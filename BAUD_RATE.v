==> flow/design.v <==
module baud_rate(
  input clk,
  output reg tx_en,rx_en);
  reg[12:0]tx_counter;  
  reg[9:0]rx_counter;   
  always @(posedge clk)
     begin
       if(tx_counter==5208)
            tx_counter=0;
       else 
           tx_counter=tx_counter+1'b1;  
     end
  always @(posedge clk)
     begin
       if(rx_counter==5208)
            rx_counter=0;
       else 
           rx_counter=rx_counter+1'b1;  
     end
  assign tx_en=(tx_counter==0)?1'b1:1'b0;  
  assign rx_en=(rx_counter==0)?1'b1:1'b0;  
endmodule
## From RTL to reports: baud_rate

What the tools print for baud_rate, step after step.
Lines are those of the file above, counted from 1.
Operators: Yosys type, input widths -> output width; for muxes data width and select width s.
Library cell names are shortened.
Not given: --

| inputs | value |
|---|---|
| design top | baud_rate |
| clock input | clk |
| standard-cell library | sky130hd |
| corner | tt_025C_1v80 |

## Word level

Source: Yosys, flattened and elaborated, memories not mapped. Widths are those after wreduce; folded enables and synchronous resets count as part of the registers. Registers that Yosys merges into a memory's read port (data or address) are not register bits. Print and check cells do not count. Equal cells are merged and count once.

| operators by class | value |
|---|---|
| add/sub/neg operators | 2 |
| multiply operators | 0 |
| div/mod/pow operators | 0 |
| magnitude comparators | 0 |
| equal/unequal tests | 1 |
| shift-type cells | 0 |
| multiplexer cells | 2 |
| bitwise gates (word level) | 0 |
| reduce/logical cells | 2 |

Operators by type and width:

| kind | count |
|---|---|
| $add 13x1->13 const B | 1 |
| $eq 13x13->1 const B | 1 |
| $logic_not 13->1 | 1 |
| $add 10x1->10 const B | 1 |
| $logic_not 10->1 | 1 |
| $mux 1 | 2 |

| storage and ports | value |
|---|---|
| register bits | 23 |
| bits in latches | 0 |
| memory bits (writable) | 0 |
| ROM bits | 0 |
| word width x clocked read ports | 0 |
| memory cells | 0 |
| output and inout port bits | 2 |

## Logic depth

Yosys ltp: most cells in a row. Word level: on the elaborated netlist, between registers, memories and ports. Mapped: between sequential cells and ports; inverters and the memories' decode and read muxes count.

| depth | value |
|---|---|
| word-level depth | 2 |
| ABC_AREA | 0 |
| depth in mapped cells | 6 |
| mapped depth without buffers | 5 |

## Synthesis result

The flow's flattened synthesis, as Yosys stat reports it; memories are mapped. The netlist is that of the ABC_AREA named above (0 if unset); the other value can give another one.

Cells by type:

| type | count | area in all (µm²) |
|---|---|---|
| dfxtp_1 | 23 | 460.442 |
| xor2_1 | 12 | 105.101 |
| ha_1 | 4 | 50.048 |
| nand3_1 | 8 | 40.038 |
| xnor2_1 | 4 | 35.034 |
| nand2_1 | 8 | 30.029 |
| nor2_1 | 8 | 30.029 |
| nor3_1 | 5 | 25.024 |
| nand4_4 | 1 | 21.27 |
| and3_1 | 3 | 18.768 |
| nor4_1 | 3 | 18.768 |
| inv_1 | 4 | 15.014 |
| o31ai_1 | 2 | 15.014 |
| nand4_1 | 2 | 12.512 |
| or4_4 | 1 | 11.261 |
| a21oi_1 | 2 | 10.01 |
| and4_2 | 1 | 10.01 |
| a21oi_2 | 1 | 8.758 |

Not listed: further types 9, cells in them 9.

| synthesis totals | value |
|---|---|
| standard cells after synthesis | 101 |
| mapped area | 980.9 µm² |
| sequential part of the area | 460.4 µm² |
| flip-flops | 23 |

## Timing after synthesis

OpenSTA on the mapped netlist: ideal clock, no wires. The path of least setup slack (recovery checks aside). Input and output delay are each 20% of the period. Register names are those of the netlist, which keeps one name where synthesis merged equal registers.

| path after synthesis | value |
|---|---|
| path type | reg2out |
| start | register tx_counter[10] |
| end | output port tx_en |
| clock period | 2300 ps |
| output delay | 460 ps |
| time at the first pin | 0 ps |
| arrival time | 1243 ps |
| required time | 1840 ps |
| path slack | 597 ps |
| path delay | 1243 ps |
| stages on the path | 3 |
| path buffers | 0 |
| synthesis period reached | 1703 ps |

"path delay" is the arrival time less input delay plus setup time.
A path that ends at an output port has no setup time.
"stages on the path" counts driving pins, that of a launching flip-flop among them; a cell with two outputs on the path counts twice.
"synthesis period reached" is the clock period less the worst setup slack; recovery checks do not enter. This is arithmetic on one report: input and output delays are still those of the set period (20% each).
Between the ends stands the longest chain of elaborated cells between them, by number of cells; it is not shown to be the way that was timed. Of several equally long chains one is given.
A line is the first line of the expression or statement that the cell stems from. Yosys adds cells for indexed reads and writes and turns some case tables into memories.

| on the way, after synthesis | value |
|---|---|
| cell sequence | dfxtp_1 > or4_2 > nor3_1 |
| length of the longest elaborated chain | 2 |

Ends and longest elaborated chain, after synthesis:

| element | RTL line | source |
|---|---|---|
| from (decl) | 4 | `reg[12:0]tx_counter;` |
| from (assign) | 9 | `tx_counter=0;` |
| from (assign) | 11 | `tx_counter=tx_counter+1'b1;` |
| $logic_not 13->1 | 20 | `assign tx_en=(tx_counter==0)?1'b1:1'b0;` |
| $mux 1 | 20 |  |
| to (decl) | 3 | `output reg tx_en,rx_en);` |

## Worst path after layout

Path of least setup slack in the final report of run 1 (OpenROAD, finished layout, wires in). Where an end is a register, its clock arrival counts in the times.
The path's times are printed in steps of 10 ps; the period is the one set.

| path post-layout | value |
|---|---|
| path type | reg2out |
| start | register rx_counter[7] |
| end | output port rx_en |
| clock period | 1870 ps |
| output delay | 370 ps |
| time at the first pin | 260 ps |
| arrival time | 1400 ps |
| required time | 1500 ps |
| path slack | 90 ps |
| stages on the path | 5 |
| path buffers | 1 |

Between the ends stands the longest chain of elaborated cells between them, by number of cells; it is not shown to be the way that was timed. Of several equally long chains one is given.

| on the way, post-layout | value |
|---|---|
| cell sequence | dfxtp_4 > nor4_4 > nand3b_1 > nor4_2 > buf_2 |
| length of the longest elaborated chain | 2 |

Ends and longest elaborated chain, post-layout:

| element | RTL line | source |
|---|---|---|
| from (decl) | 5 | `reg[9:0]rx_counter;` |
| from (assign) | 16 | `rx_counter=0;` |
| from (assign) | 18 | `rx_counter=rx_counter+1'b1;` |
| $logic_not 10->1 | 21 | `assign rx_en=(rx_counter==0)?1'b1:1'b0;` |
| $mux 1 | 21 |  |
| to (decl) | 3 | `output reg tx_en,rx_en);` |

Lab notebook: baud_rate

Module baud_rate, platform sky130hd: 2 stored runs of the flow (Yosys, OpenROAD) with differing settings, in no particular order. Input and output delays are each 20% of the period that was set; the output load is 0.01 pF.
"reached clock period" means the clock period less the worst setup slack. The figure is calculated, with input and output delays left at 20% of the set period.
"worst setup path time" is the time allowed to the run's worst setup path (the clock period less input and output delay, where it has them) less its slack. Clock arrival times count: a late capture clock shortens it, a late launch clock lengthens it.
"power": no workload was simulated; the value follows from the tool's default switching activity.
"worst setup path time" is known to 10 ps.
A setting shown as n/a is not set for that run.

| setting or result | run 1 | run 2 |
|---|---|---|
| period_ns | 1.87 | 2.18 |
| CORE_UTILIZATION | 22 | 45 |
| PLACE_DENSITY_LB_ADDON | 0.25 | 0.12 |
| TNS_END_PERCENT | 100 | 45 |
| GPL_TIMING_DRIVEN | 0 | n/a |
| GPL_ROUTABILITY_DRIVEN | 1 | n/a |
| CTS_CLUSTER_DIAMETER | 301 | n/a |
| MIN_ROUTING_LAYER | met1 | met1 |
| MAX_ROUTING_LAYER | met4 | met5 |
| CAP_MARGIN | 20 | 20 |
| CORE_MARGIN | 2 | 8 |
| SLEW_MARGIN | 20 | 20 |
| HOLD_SLACK_MARGIN | n/a | 0.06 |
| CELL_PAD_IN_SITES_DETAIL_PLACEMENT | n/a | 2 |
| CTS_CLUSTER_SIZE | n/a | 53 |
| setup total negative slack (ps) | 0 | 0 |
| reached clock period (ps) | 1776 | 2040 |
| worst hold slack in the final report (ps) | 441 | 456 |
| post-route utilization (%) | 27.5 | 52.6 |
| area of the standard cells in the finished layout (µm²) | 1188.6 | 1118.6 |
| worst setup path time (ps) | 1400 | 1600 |
| type of the worst setup path | reg2out | reg2out |
| worst setup slack after layout (ps) | 94 | 140 |
| power (µW) | 787.8 | 613.5 |
| post-synthesis cell area (µm²) | 980.9 | 980.9 |
| area inside the die boundary (µm²) | 5009.1 | 3930.0 |
